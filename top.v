==> flow/design.v <==
module beg_com(input clk, output reg beg);
parameter freq = 50000000;
parameter tiempo = 1;  
reg [$clog2(freq):0] count;
initial begin
    count <= 0;
    beg <= 0;
end
always @(posedge clk) begin
    if (count == freq * tiempo) begin
        beg = ~beg;
        count = 0;
    end else count = count +1;
end
endmodule
module master(
    output reg scl,
    output reg sda_out,
    output reg sda_en,
    input sda_in,
    input clk,
    input beg
);
parameter Default = 3'b000, Start = 3'b001, Send_Add = 3'b010;
parameter Stretch = 3'b011, Send_Reg = 3'b100, Restart = 3'b101, Listen = 3'b110;
parameter Wait = 3'b111;
parameter Ns = 250;  
parameter Delay = 5;  
reg [2:0] state;
reg [$clog2(20*Ns):0] counter;
reg [3:0] listen_count;
reg [2:0] st_prev;  
initial begin
  state <= Default;
  st_prev <= Default;
  counter <= 0;
  sda_out <= 1;
  sda_en <= 1;
  listen_count <= 0;
end
always @(posedge clk) begin
  case (state)
    Default: if (beg)begin
              state <= Start;
              st_prev <= Default;
              end else begin 
                state <= Default;
                st_prev <= Default;
                scl <= 1;
                sda_out <= 1;
                counter <= 0;
             end
    Start : 
            if (st_prev == Default) begin
              if (counter == Ns) begin
                sda_out <= 0;
                scl <= 1;
                counter <= counter + 1;
              end else if (counter == 2*Ns)begin
                sda_out <= 0;
                scl <= 0;
                counter <= counter + 1;
              end else if (counter == 3*Ns)begin
                sda_out <= 1;
                scl <= 0;
                counter = 0;
                state <= Send_Add;
                st_prev <= Default;
              end else counter <= counter +1;
            end
            else if (st_prev == Send_Reg) begin
              if (counter == Ns) begin
                sda_out <= 1;
                scl <= 1;
                counter <= counter + 1;
              end else if (counter == 2*Ns)begin
                sda_out <= 0;
                scl <= 1;
                counter <= counter + 1;
              end else if (counter == 3*Ns)begin
                sda_out <= 0;
                scl <= 0;
                counter <= counter +1;
              end else if (counter == 3*Ns +Delay)begin
                sda_out <= 1;
                scl <= 0;
                counter = 0;
                state <= Send_Add;
                st_prev <= Restart;
              end else counter <= counter +1;
            end 
    Send_Add:
            if (st_prev == Default) begin
              if (counter%(Ns)==0 && counter%(2*Ns)!= 0)begin
                scl <= ~scl;
                counter <= counter + 1;
              end
              else if (counter%(2*Ns)== 0)begin
                scl <= 0;
                counter <= counter + 1;
              end else if (counter == 2*Ns +Delay)begin
                sda_out <= 1;
                counter <= counter + 1;
              end else if (counter == 4*Ns +Delay)begin
                sda_out <= 0;
                counter <= counter + 1;
              end else if (counter == 6*Ns +Delay)begin
                sda_out <= 1;
                counter <= counter + 1;
              end else if (counter == 8*Ns +Delay)begin
                sda_out <= 0;
                counter <= counter + 1;
              end else if (counter == 10*Ns +Delay)begin
                sda_out <= 0;
                counter <= counter + 1;
              end else if (counter == 12*Ns +Delay)begin
                sda_out <= 0;
                counter <= counter + 1;
              end else if (counter == 14*Ns +Delay)begin
                sda_out <= 0;
                counter <= counter + 1;
              end else if (counter == 16*Ns +Delay)begin
                sda_out <= 1'b1;
                sda_en <= 0;
                counter <= counter +1;
              end else if (counter == 18*Ns +Delay)begin
                sda_en <= 1;
                sda_out <= 1'b1;
                counter <= 0;
                state <= Stretch;
                st_prev <= Send_Add;
              end else counter <= counter +1; 
            end else if (st_prev == Restart) begin
              if (counter%(Ns)==0 && counter%(2*Ns)!= 0)begin
                scl <= ~scl;
                counter <= counter + 1;
              end
              else if (counter%(2*Ns)== 0)begin
                scl <= 0;
                counter <= counter + 1;
              end else if (counter == 2*Ns +Delay)begin
                sda_out <= 1;
                counter <= counter + 1;
              end else if (counter == 4*Ns +Delay)begin
                sda_out <= 0;
                counter <= counter + 1;
              end else if (counter == 6*Ns +Delay)begin
                sda_out <= 1;
                counter <= counter + 1;
              end else if (counter == 8*Ns +Delay)begin
                sda_out <= 0;
                counter <= counter + 1;
              end else if (counter == 10*Ns +Delay)begin
                sda_out <= 0;
                counter <= counter + 1;
              end else if (counter == 12*Ns +Delay)begin
                sda_out <= 0;
                counter <= counter + 1;
              end else if (counter == 14*Ns +Delay)begin              
                sda_out <= 1;
                counter <= counter + 1;
              end else if (counter == 16*Ns +Delay)begin
                sda_out <= 1'b1;
                sda_en <= 0;
                counter <= counter +1;
              end else if (counter == 18*Ns +Delay)begin
                sda_en <= 1;
                sda_out <= 1'b0;
                counter <= 0; 
                state <= Stretch;
                st_prev <= Restart;
              end else counter <= counter +1; 
            end
    Stretch:
            if (st_prev == Send_Add)begin
              if (counter == Ns)begin
                sda_out <= 1'b0;
                scl <= 0;
                counter <= 0;
                state <= Send_Reg;
              end else counter <= counter +1;
            end else if (st_prev == Send_Reg)begin
              if (counter == Ns)begin
                sda_out <= 1'b1;
                scl <= 0;
                counter <= 0;
                state <= Start;
                st_prev <= Send_Reg;
              end else counter <= counter +1;  
            end else if (st_prev == Restart)begin
              if (counter == Ns)begin
                sda_out <= 1'b0;
                scl <= 0;
                counter <= 0;
                state <=Listen;
                sda_en <= 0;
              end else counter <= counter +1;
            end
    Send_Reg:
             if (counter%(Ns)==0 && counter%(2*Ns)!= 0)begin
              scl <= ~scl;
              counter <= counter + 1;
             end
             else if (counter%(2*Ns)== 0)begin
              scl <= 0;
              counter <= counter + 1;
             end else if (counter == 16*Ns +Delay)begin
              sda_out <= 1'b1;
              sda_en <= 0;
              counter <= counter +1;
             end else if (counter == 18*Ns +Delay)begin
              sda_en <= 1;
              sda_out <= 1'b0;
              counter <= 0;
              state <= Stretch;
              st_prev <= Send_Reg;
            end else counter <= counter +1; 
    Listen:
            if (listen_count < 6) begin 
             if (counter%(Ns)==0 && counter%(2*Ns)!= 0 && counter != 19*Ns)begin
              scl <= ~scl;
              counter <= counter + 1;
             end
             else if (counter%(2*Ns)== 0)begin
              scl <= 0;
              counter <= counter + 1;
             end else if (counter == 16*Ns +Delay)begin
                sda_out <= 0;
                sda_en <= 1;
                counter <= counter + 1;
             end else if (counter == 18*Ns +Delay)begin
                sda_out <= 1;
                sda_en <= 0;
                counter  <= counter +1;
             end
              else if (counter == 19*Ns)begin
                sda_out <= 1;
                sda_en <= 0;
                scl <= 0;
                counter <= 0;
                listen_count <= listen_count +1;
             end 
             else counter <= counter +1;
            end else if (listen_count == 6) begin 
             if (counter%(Ns)==0 && counter%(2*Ns)!= 0 && counter != 19*Ns)begin
              scl <= ~scl;
              counter <= counter + 1;
             end
             else if (counter%(2*Ns)== 0)begin
              scl <= 0;
              counter <= counter + 1;
             end else if (counter == 16*Ns +Delay)begin
                sda_out <= 1;
                sda_en <= 1;
                counter <= counter + 1;
             end else if (counter == 18*Ns +Delay)begin
                sda_out <= 1;
                sda_en <= 1;
                counter  <= counter +1;
             end
              else if (counter == 19*Ns)begin
                sda_out <= 0;
                sda_en <= 1;
                scl <= 0;
                counter <= 0;
                listen_count <= listen_count +1;
             end 
             else counter <= counter +1;
            end else if (listen_count == 7) begin
             if (counter == Ns)begin
              scl <= 1;
              counter <= counter + 1;
             end else if (counter == 2*Ns) begin
              sda_out <= 1;
              counter <= 0;
              listen_count <= listen_count +1;
             end else counter <= counter +1;
            end else if (listen_count == 8) begin
              state <= Wait;
              st_prev <= Listen;
              sda_en <= 1;
              counter <= 0;
              listen_count <= 0;
            end
    Wait:  
            if (beg == 0) state <= Default;
  endcase
end
endmodule
module top(
    input clk,
    output sda,
    output scl
);
wire sda_out, sda_en, beg;
assign sda = (sda_en) ? sda_out: 1'bz;
beg_com beg_com(
    .clk(clk),
    .beg(beg)
);
master master(
    .scl(scl),
    .sda_out(sda_out),
    .sda_en(sda_en),
    .sda_in(sda),
    .clk(clk),
    .beg(beg)
);
endmodule
Reports on top

What the tools print for top, step after step.
Line numbers count from 1 in the design file above.
Library cell names are shortened.
A cell with -- has no value.

Top: top
Clock input: clk
Cell library: sky130hd
Timing corner: tt_025C_1v80

After elaboration

Counts by Yosys on the flattened word-level netlist (proc, flatten, opt, wreduce; memories kept). Register bits leave out memories and registers merged into their read ports (data or address). Print and check cells are left out. Cells with the same type and inputs are merged into one.

Register bits after elaboration: 55
Bits of input ports: 1
Output and inout bits: 2
Cells after elaboration: 375

$add $sub $neg: 3
Div/mod/pow operators: 2
Magnitude comparators: 1
Equality and inequality tests: 92
Muxes and demuxes: 248
Bitwise logic cells: 2
Reduce/logical cells: 18

Operator list:

| cell                                                                     | number |
| 14-bit 2-to-1 mux                                                        | 40 |
| 14-bit by 9-bit modulo with 32-bit output (second input constant)        | 1 |
| 14-bit by 8-bit modulo with 32-bit output (second input constant)        | 1 |
| 3-bit 2-to-1 mux                                                         | 78 |
| 1-bit 2-to-1 mux                                                         | 113 |
| 14-bit case mux with 6-bit select                                        | 1 |
| 3-bit inequality test (second input constant)                            | 23 |
| 32-bit zero test                                                         | 2 |
| 14-bit by 12-bit equality test with 1-bit output (second input constant) | 4 |
| 4-bit 2-to-1 mux                                                         | 11 |
| 14-bit by 10-bit equality test with 1-bit output (second input constant) | 3 |
| 41-bit AND reduction                                                     | 1 |
| 32-bit nonzero test                                                      | 1 |
| 14-bit by 11-bit equality test with 1-bit output (second input constant) | 2 |
| 14-bit by 13-bit equality test with 1-bit output (second input constant) | 2 |
| 14-bit by 9-bit equality test with 1-bit output (second input constant)  | 2 |
| 27-bit by 1-bit adder with 27-bit output (second input constant)         | 1 |
| 27-bit by 26-bit equality test with 1-bit output (second input constant) | 1 |
| 2-bit inequality test (second input constant)                            | 12 |
| 24-bit AND reduction                                                     | 1 |
| 4-bit by 1-bit inequality test with 1-bit output (second input constant) | 6 |
| 3-bit case mux with 7-bit select                                         | 1 |
| 3-bit case mux with 6-bit select                                         | 1 |
| 17-bit AND reduction                                                     | 1 |
| 16-bit AND reduction                                                     | 1 |
| 3-bit equality test (second input constant)                              | 5 |
| 5-bit by 2-bit inequality test with 1-bit output (second input constant) | 3 |
| 14-bit by 1-bit adder with 14-bit output (second input constant)         | 1 |

Not listed: further kinds 29, cells in them 47.

Longest topological paths

Longest topological path by Yosys (ltp), each cell counted once; first at word level (registers and memories cut), then after technology mapping (sequential cells cut; the memories' decode and read muxes count).

Depth in word-level cells: 15
ABC_AREA: 0
Depth in mapped cells: 25
Depth with buffers taken out: 21

Synthesis result

Source: synth_stat.txt of the flow (Yosys; design flattened, memories mapped). It holds for the ABC_AREA given above (unset counts as 0); a run with the other value may have another netlist.
Totals and module areas in this step are rounded.

Cells by type:

| cell type | number | total area (um^2) |
| edfxtp_1  | 27     | 810.778 |
| dfxtp_1   | 27     | 540.518 |
| nor2_1    | 94     | 352.838 |
| xnor2_1   | 33     | 289.027 |
| nand2_1   | 72     | 270.259 |
| a21oi_1   | 40     | 200.192 |
| nand3_1   | 39     | 195.187 |
| o21ai_0   | 37     | 185.178 |
| xor2_1    | 18     | 157.651 |
| nor3_1    | 28     | 140.134 |
| ha_1      | 10     | 125.12 |
| clkbuf_1  | 25     | 93.84 |
| nand4_1   | 14     | 87.584 |
| nor2b_1   | 14     | 87.584 |
| and3_1    | 13     | 81.328 |
| o211ai_1  | 10     | 75.072 |
| inv_1     | 19     | 71.318 |
| nor4_1    | 11     | 68.816 |

Other cell types: 70; their cells: 196.

Standard cells after synthesis: 727
Mapped area: 5400 um^2
Area of sequential cells: 1400 um^2
Mapped flip-flops: 54
Buffer cells: 42

The figures by module come from a second, unflattened synthesis with its own total; it is not the netlist above.

Cells (unflattened synthesis): 728
Area total of the unflattened synthesis: 5700 um^2

Each row is one instance without its submodules.

By module:

| module  | instances | cells | area (um^2) |
| master  | 1         | 589   | 4300 |
| beg_com | 1         | 139   | 1300 |
| top     | 1         | 0     | 0.0 |

Timing after synthesis

Source: OpenSTA report_checks on the synthesized netlist (no wires, ideal clock, input and output delay 20% of the period each), path of least setup slack; recovery checks are left aside. Register names are those of the netlist, which keeps one name where synthesis merged equal registers.

Path kind: register to register
Start: reg master.counter[10]
End: reg master.scl
Clock period: 8.24 ns
Library setup time: 0.317 ns
Arrival time: 5.745 ns
Required time: 7.923 ns
Slack: 2.178 ns
Path delay: 6.062 ns
Stages on the path: 25
Period reached after synthesis: 6.062 ns

"path delay" is the arrival time less input delay plus setup time.
"stages on the path" counts driving pins, that of a launching flip-flop among them; a cell with two outputs on the path counts twice.
"period reached after synthesis" = period - worst setup slack (recovery checks aside). The figure is calculated, with input and output delays left at 20% of the set period.
Between the ends stands the longest chain of elaborated cells between them, by number of cells; it is not shown to be the way that was timed. Of several equally long chains one is given.
Each line given opens the expression or statement behind the cell; cells for indexed reads and writes are added by Yosys, which also makes memories of some case tables.
At most two assigning lines are given for a register; there are more.
The path ends at the enable pin of a flip-flop; only ways to that pin are counted.

Path through: edfxtp_1 -> buf_4 -> nand4_2 -> buf_2 -> nor2_1 -> ha_1 -> nand4b_1 -> o21ai_1 -> nand2_1 -> o22ai_4 -> nor3_2 -> a2111o_1 -> or3_1 -> buf_2 -> a221o_1 -> o2111a_1 -> and3_4 -> nor3_4 -> a211oi_1 -> or4_1 -> and3_4 -> nor4_4 -> o211ai_1 -> or2_1 -> a311oi_2
Length of the longest elaborated chain: 3
Elaborated cells on any way between the ends: 8
Those cells by class: eq/ne (7); reduce/logical (1)

RTL lines, path after synthesis:

| element                                          | RTL line | text |
| start: declaration                               | 30       | `reg [$clog2(20*Ns):0] counter;` |
| start: assignment                                | 58       | `counter <= counter + 1;` |
| start: assignment                                | 62       | `counter <= counter + 1;` |
| 14-bit by 8-bit equality test with 1-bit output  | 55       | `if (counter == Ns) begin` |
| 4-bit by 1-bit inequality test with 1-bit output | --       |  |
| 9-bit AND reduction                              | --       |  |
| end: assignment                                  | 95       | `scl <= ~scl;` |
| end: assignment                                  | 135      | `scl <= ~scl;` |
| end: declaration                                 | 17       | `output reg scl,` |

Timing after layout

Path of least setup slack in the final report of entry A (OpenROAD, finished layout, wires in). Where an end is a register, its clock arrival counts in the times.

Path kind: register to register
Start: reg master.counter[12]
End: reg master.scl
Clock period: 3.77 ns
Library setup time: 0.30 ns
Arrival time: 5.66 ns
Required time: 3.76 ns
Slack: -1.90 ns
Stages on the path: 23

Between the ends stands the longest chain of elaborated cells between them, by number of cells; it is not shown to be the way that was timed. Of several equally long chains one is given.
At most two assigning lines are given for a register; there are more.
The path ends at the enable pin of a flip-flop; only ways to that pin are counted.

Path through: edfxtp_1 -> nand4_4 -> nor2_4 -> ha_4 -> nand3b_1 -> o32a_1 -> o32ai_4 -> o311ai_4 -> buf_4 -> o31a_1 -> or2_2 -> a21oi_2 -> o21ai_0 -> o21ai_1 -> xnor2_1 -> o211ai_1 -> buf_4 -> nor3_2 -> mux2_4 -> nor4_4 -> o211ai_1 -> or2_1 -> a311oi_2
Length of the longest elaborated chain: 3
Elaborated cells on any way between the ends: 8
Those cells by class: eq/ne (7); reduce/logical (1)

RTL lines, path post-layout:

| element                                          | RTL line | text |
| start: declaration                               | 30       | `reg [$clog2(20*Ns):0] counter;` |
| start: assignment                                | 58       | `counter <= counter + 1;` |
| start: assignment                                | 62       | `counter <= counter + 1;` |
| 14-bit by 8-bit equality test with 1-bit output  | 55       | `if (counter == Ns) begin` |
| 4-bit by 1-bit inequality test with 1-bit output | --       |  |
| 9-bit AND reduction                              | --       |  |
| end: assignment                                  | 95       | `scl <= ~scl;` |
| end: assignment                                  | 135      | `scl <= ~scl;` |
| end: declaration                                 | 17       | `output reg scl,` |

# Flow runs of top

Top module top; platform sky130hd; tools Yosys and OpenROAD; 2 stored runs in no particular order. Input and output delays are each 20% of the period that was set; the output load is 0.01 pF.
"achieved period" means the clock period less the worst setup slack. The figure is calculated, with input and output delays left at 20% of the set period.
"critical setup path time": the worst setup path's part of the clock period (all of it between registers, 20% less for each end at a port) less its slack. A launch clock that arrives late makes it longer, a capture clock that arrives late makes it shorter.
"total power of the final layout" rests on the timing tool's default activity at the inputs, not on a simulated workload.
Measured values are rounded.
Settings: - = not set for that run.

| item                                      | entry A              | entry B              |
| period_ns                                 | 3.77                 | 6.6                  |
| CORE_UTILIZATION                          | 32                   | 63                   |
| PLACE_DENSITY_LB_ADDON                    | 0.17                 | -                    |
| CELL_PAD_IN_SITES_DETAIL_PLACEMENT        | 1                    | -                    |
| ABC_AREA                                  | 0                    | -                    |
| CTS_CLUSTER_DIAMETER                      | 305                  | -                    |
| CAP_MARGIN                                | 40                   | 20                   |
| SLEW_MARGIN                               | 5                    | 20                   |
| MIN_ROUTING_LAYER                         | met1                 | -                    |
| MAX_ROUTING_LAYER                         | met5                 | -                    |
| CORE_MARGIN                               | 2                    | 2                    |
| final setup TNS (ns)                      | -5.5                 | 0.000                |
| critical setup path time (ns)             | 5.67                 | 6.20                 |
| class of the worst setup path             | register to register | register to register |
| standard-cell area after routing (um^2)   | 7200                 | 5700                 |
| worst hold slack in the final report (ns) | 0.47                 | 0.48                 |
| die outline area (um^2)                   | 18000                | 9400                 |
| total power of the final layout (mW)      | 1.2                  | 0.53                 |
| smallest setup slack (ns)                 | -1.9                 | 0.40                 |
| achieved period (ns)                      | 5.669                | 6.198                |
| netlist area reported by Yosys (um^2)     | 5400                 | 5400                 |
| utilization after layout (%)              | 44                   | 68                   |
